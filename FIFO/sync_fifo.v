==> flow/design.v <==
module sync_fifo (clk, rstp, src_in, dst_in, data_in, writep, readp, 
	src_out, dst_out, data_out, emptyp, fullp);
input		clk;
input		rstp;
input [7:0]	src_in;
input [7:0]	dst_in;
input [31:0]	data_in;
input		readp;
input		writep;
output [7:0]	src_out;
output [7:0]	dst_out;
output [31:0]	data_out;
output		emptyp;
output		fullp;
parameter	DEPTH = 2,	
		FULL = (1<<3),	 
		EMPTY = (1<<3);	 
reg 		emptyp;
reg		fullp;
reg [7:0]	src_out;
reg [7:0]	dst_out;
reg [31:0]	data_out;
reg [(DEPTH-1):0]	tail;
reg [(DEPTH-1):0]	head;
reg [DEPTH:0]	count;
reg [47:0] fifomem[0:FULL];
integer i;
always @(posedge clk or posedge rstp) begin
   if (rstp == 1) begin
      src_out <= 8'b0;
      dst_out <= 8'b0;
      data_out <= 32'b0;
   end
   else begin
      {src_out,dst_out,data_out} <= fifomem[tail];
   end
end 
always @(posedge clk)
   if (rstp == 1'b0) begin
     if (writep == 1'b1 && fullp == 1'b0)
      fifomem[head] <= {src_in,dst_in,data_in};
   end
always @(posedge clk) begin
   if (rstp == 1'b1) begin
     head <= 0;
   end
   else begin
      if (writep == 1'b1 && fullp == 1'b0) begin
         head <= head + 1;
      end
   end
end
always @(posedge clk) begin
   if (rstp == 1'b1) begin
      tail <= 0;
   end
   else begin
      if (readp == 1'b1 && emptyp == 1'b0) begin
         tail <= tail + 1;
      end
   end
end
always @(posedge clk) begin
   if (rstp == 1'b1) begin
      count <= 0;
   end
   else begin
      case ({readp, writep})
         2'b00: count <= count;
         2'b01: 
            if (!fullp) 
               count <= count + 1;
         2'b10: 
            if (!emptyp)
               count <= count - 1;
         2'b11:
            count <= count - 1;
      endcase
   end
end
always @(count) begin
   if (count == EMPTY)
     emptyp = 1'b1;
   else
     emptyp = 1'b0;
end
always @(count) begin
   if (count < FULL)
      fullp = 1'b0;
   else
      fullp = 1'b1;
end
endmodule
From RTL to reports: sync_fifo
What the tools print for sync_fifo, step after step.
Lines are those of the file above, counted from 1.
Operators carry their Yosys type and port widths (W data, S select, Z words).
Cell names lack the library's common part.
{ "setup": {"top": "sync_fifo", "clk_port": "clk", "cell_library": "sky130hd", "corner": "tt_025C_1v80"} }

Elaborated design
Yosys after proc, flatten, opt, wreduce and memory -nomap, before mapping. Memory bits, and registers merged into a memory's read port (data or address), are not among the register bits. Print and check cells are not counted. Equal cells are merged and count once.
Yosys's memory passes give these memory sizes; they may raise the number of words (mostly to a power of two), join words into wider ones and drop unused or constant bits.
{ "bits": {"register_bits": 7, "mem_bits_rw": 432, "clocked_rd_ports_x_width": 48, "mem_count": 1, "inputBits": 52, "output_inout_bits": 50, "word_cells": 26} }
{ "memory_table": {"columns": ["name", "size", "word_bits", "read_ports", "wr", "line_no", "source"], "rows": [
  ["fifomem", 9, 48, 1, 1, 26, "reg [47:0] fifomem[0:FULL];"]
]} }
{ "op_classes": {"add_sub_neg": 4, "cmp": 1, "eq_ne": 4, "mux": 9, "reduce_and_logical": 4} }
{ "op_table": {"columns": ["cell", "count"], "rows": [
  ["$mux W48", 2],
  ["$mux W4", 2],
  ["$pmux W3 S2", 1],
  ["$add A2 B1 Y2 const B", 2],
  ["$eq A2 B2 Y1 const B", 2],
  ["$lt A3 B4 Y1 const B", 1],
  ["$add A3 B1 Y3 const B", 1],
  ["$sub A3 B1 Y3 const B", 1],
  ["$mux W3", 1],
  ["$mux W1", 3],
  ["$eq A2 B1 Y1 const B", 1],
  ["$ne A2 B2 Y1 const B", 1],
  ["$reduce_and A2 Y1", 1],
  ["$reduce_bool A2 Y1", 1],
  ["$reduce_or A2 Y1", 1],
  ["$logic_and A1 B1 Y1", 1]
]} }

Logic depth
Longest topological path by Yosys (ltp), each cell counted once; first at word level (registers and memories cut), then after technology mapping (sequential cells cut; the memories' decode and read muxes count).
{ "logic_depth": {"depth_word": 4, "abc_area": 0, "depth_mapped": 4, "depth_no_buf": 4} }

After synthesis
The flow's flattened synthesis, as Yosys stat reports it; memories are mapped. The netlist is that of the ABC_AREA named above (0 if unset); the other value can give another one.
Totals and module areas in this step are rounded.
{ "by_type": {"columns": ["type", "count", "area_total_um2"], "rows": [
  ["edfxtp_1", 192, 5765.53],
  ["dfrtp_1", 48, 1.2E+03],
  ["mux4_2", 47, 1.06E+03],
  ["buf_12", 5, 100.096],
  ["dfxtp_1", 4, 80.077],
  ["ha_1", 4, 50.048],
  ["buf_2", 6, 30.029],
  ["mux4_1", 1, 26.275],
  ["and2_1", 4, 25.024],
  ["xnor2_1", 2, 17.517],
  ["buf_4", 2, 15.014],
  ["buf_6", 1, 11.261],
  ["inv_1", 3, 11.261],
  ["nor2_1", 3, 11.261],
  ["a21bo_2", 1, 10.01],
  ["mux2i_1", 1, 10.01],
  ["nand3b_1", 1, 7.507],
  ["nor2b_1", 1, 6.256]
]} }
Not listed: further types 2, cells in them 2.
{ "synth_totals": {"stdcells": 328, "yosys_area_um2": 8446, "seqArea_um2": 7047, "ff_cells": 244, "n_buf": 14} }

Timing after synthesis
OpenSTA on the mapped netlist: ideal clock, no wires. The path of least setup slack (recovery checks aside). Input and output delay are each 20% of the period. Register names are those of the netlist, which keeps one name where synthesis merged equal registers.
{ "synth_path": {"path_kind": "input-to-reg", "from": "input writep", "to": "memory fifomem[0][0]", "clock_period_ns": 2.32, "setup_ns": 0.411, "launch_ns": 0.464, "t_arrival_ns": 1.816, "t_required_ns": 1.909, "setup_slack_ns": 0.094, "path_delay_ns": 1.763, "path_stages": 2, "n_path_buf": 0, "synth_period_reached_ns": 2.226} }
"path_delay_ns" = arrival - input delay + setup time.
"path_stages": output pins that drive a net of the path, with the launching flip-flop's if there is one; two outputs of one cell count as two.
"synth_period_reached_ns" is the clock period less the worst setup slack; recovery checks do not enter. This is arithmetic on one report: input and output delays are still those of the set period (20% each).
Between the ends stands the longest chain of elaborated cells between them, by number of cells; it is not shown to be the way that was timed. Of several equally long chains one is given.
A line is the first line of the expression or statement that the cell stems from. Yosys adds cells for indexed reads and writes and turns some case tables into memories.
Only ways into the end's enable, where the timed path ends, are counted here.
{ "synth_between": {"path_cell_list": "nor2b_1 and2_1", "elab_chain_cells": 3, "cells_between": 5} }
{ "synth_rtl": {"columns": ["item", "line_no", "source"], "rows": [
  ["from (decl)", 9, "input writep;"],
  ["$logic_and A1 B1 Y1", 40, "if (writep == 1'b1 && fullp == 1'b0)"],
  ["$mux W4", 40, null],
  ["$mux W4", 39, "if (rstp == 1'b0) begin"],
  ["to (decl)", 26, "reg [47:0] fifomem[0:FULL];"]
]} }

Path in the finished layout
From the final timing report of job 1: the path of least setup slack in the routed layout; clock arrival at registers is part of the times.
{ "layout_path": {"path_kind": "input-to-reg", "from": "input rstp", "to": "memory fifomem[1][5]", "clock_period_ns": 4.06, "setup_ns": 0.30, "launch_ns": 0.81, "t_arrival_ns": 2.68, "t_required_ns": 4.25, "setup_slack_ns": 1.57, "path_stages": 4, "n_path_buf": 2} }
Between the ends stands the longest chain of elaborated cells between them, by number of cells; it is not shown to be the way that was timed. Of several equally long chains one is given.
Only ways into the end's enable, where the timed path ends, are counted here.
{ "layout_between": {"path_cell_list": "clkdlybuf4s50_1 nor2b_1 and2_2 buf_12", "elab_chain_cells": 1, "cells_between": 2, "lines_between": 1} }
{ "layout_rtl": {"columns": ["item", "line_no", "source"], "rows": [
  ["from (decl)", 4, "input rstp;"],
  ["$mux W4", 39, "if (rstp == 1'b0) begin"],
  ["to (decl)", 26, "reg [47:0] fifomem[0:FULL];"]
]} }

Subject: sync_fifo on sky130hd, stored results

Hello all,

2 stored runs of sync_fifo in the flow (synthesis by Yosys, layout by OpenROAD, sky130hd cells), in arbitrary order. Constraints: input delay and output delay 20% of the set period each, output load 0.01 pF.
"period_less_ws_ns": clock period set for the run, less the worst setup slack. It is reckoned from that one timing run; input and output delays stay at 20% of the period that was set.
"worstPathTime_ns" means the part of the period allowed to the worst setup path (the constraints hold back 20% at inputs and 20% at outputs) less its slack; where the path has registers, the arrival times of their clocks count too.
"power_total_w" rests on the timing tool's default activity at the inputs, not on a simulated workload.
The results are shown rounded.
[
  {
    "run": "job 1",
    "settings": { "period_ns": 4.06, "CORE_UTILIZATION": 39, "SETUP_SLACK_MARGIN": 0.81, "PLACE_DENSITY": 0.51, "CORE_ASPECT_RATIO": 0.51, "CELL_PAD_IN_SITES_GLOBAL_PLACEMENT": 0, "CELL_PAD_IN_SITES_DETAIL_PLACEMENT": 2, "CTS_CLUSTER_SIZE": 15, "CTS_CLUSTER_DIAMETER": 26, "MAX_ROUTING_LAYER": "met5", "CAP_MARGIN": 20, "CORE_MARGIN": 2, "SLEW_MARGIN": 20 },
    "results": { "worstPathTime_ns": 1.67, "critical_path_type": "input-to-reg", "timing.setup.ws_ns": 1.574, "hold_worst_slack_ns": 0.552, "power_total_w": 0.006744, "ys_area_um2": 8446, "period_less_ws_ns": 2.486, "post_route_util_frac": 0.524, "dieArea_um2": 22920, "layout_stdcell_area_um2": 11140, "tns_setup_ns": 0.000 }
  },
  {
    "run": "job 2",
    "settings": { "period_ns": 4.52, "CORE_UTILIZATION": 48, "SETUP_SLACK_MARGIN": 0.69, "PLACE_DENSITY_LB_ADDON": 0.15, "CORE_ASPECT_RATIO": 1.01, "CORE_MARGIN": 5, "CELL_PAD_IN_SITES_GLOBAL_PLACEMENT": 1, "CAP_MARGIN": 40, "MAX_ROUTING_LAYER": "met5", "SLEW_MARGIN": 20 },
    "results": { "worstPathTime_ns": 1.54, "critical_path_type": "input-to-reg", "timing.setup.ws_ns": 2.076, "hold_worst_slack_ns": 0.564, "power_total_w": 0.004839, "ys_area_um2": 8446, "period_less_ws_ns": 2.444, "post_route_util_frac": 0.611, "dieArea_um2": 20350, "layout_stdcell_area_um2": 10500, "tns_setup_ns": 0.000 }
  }
]

Thanks
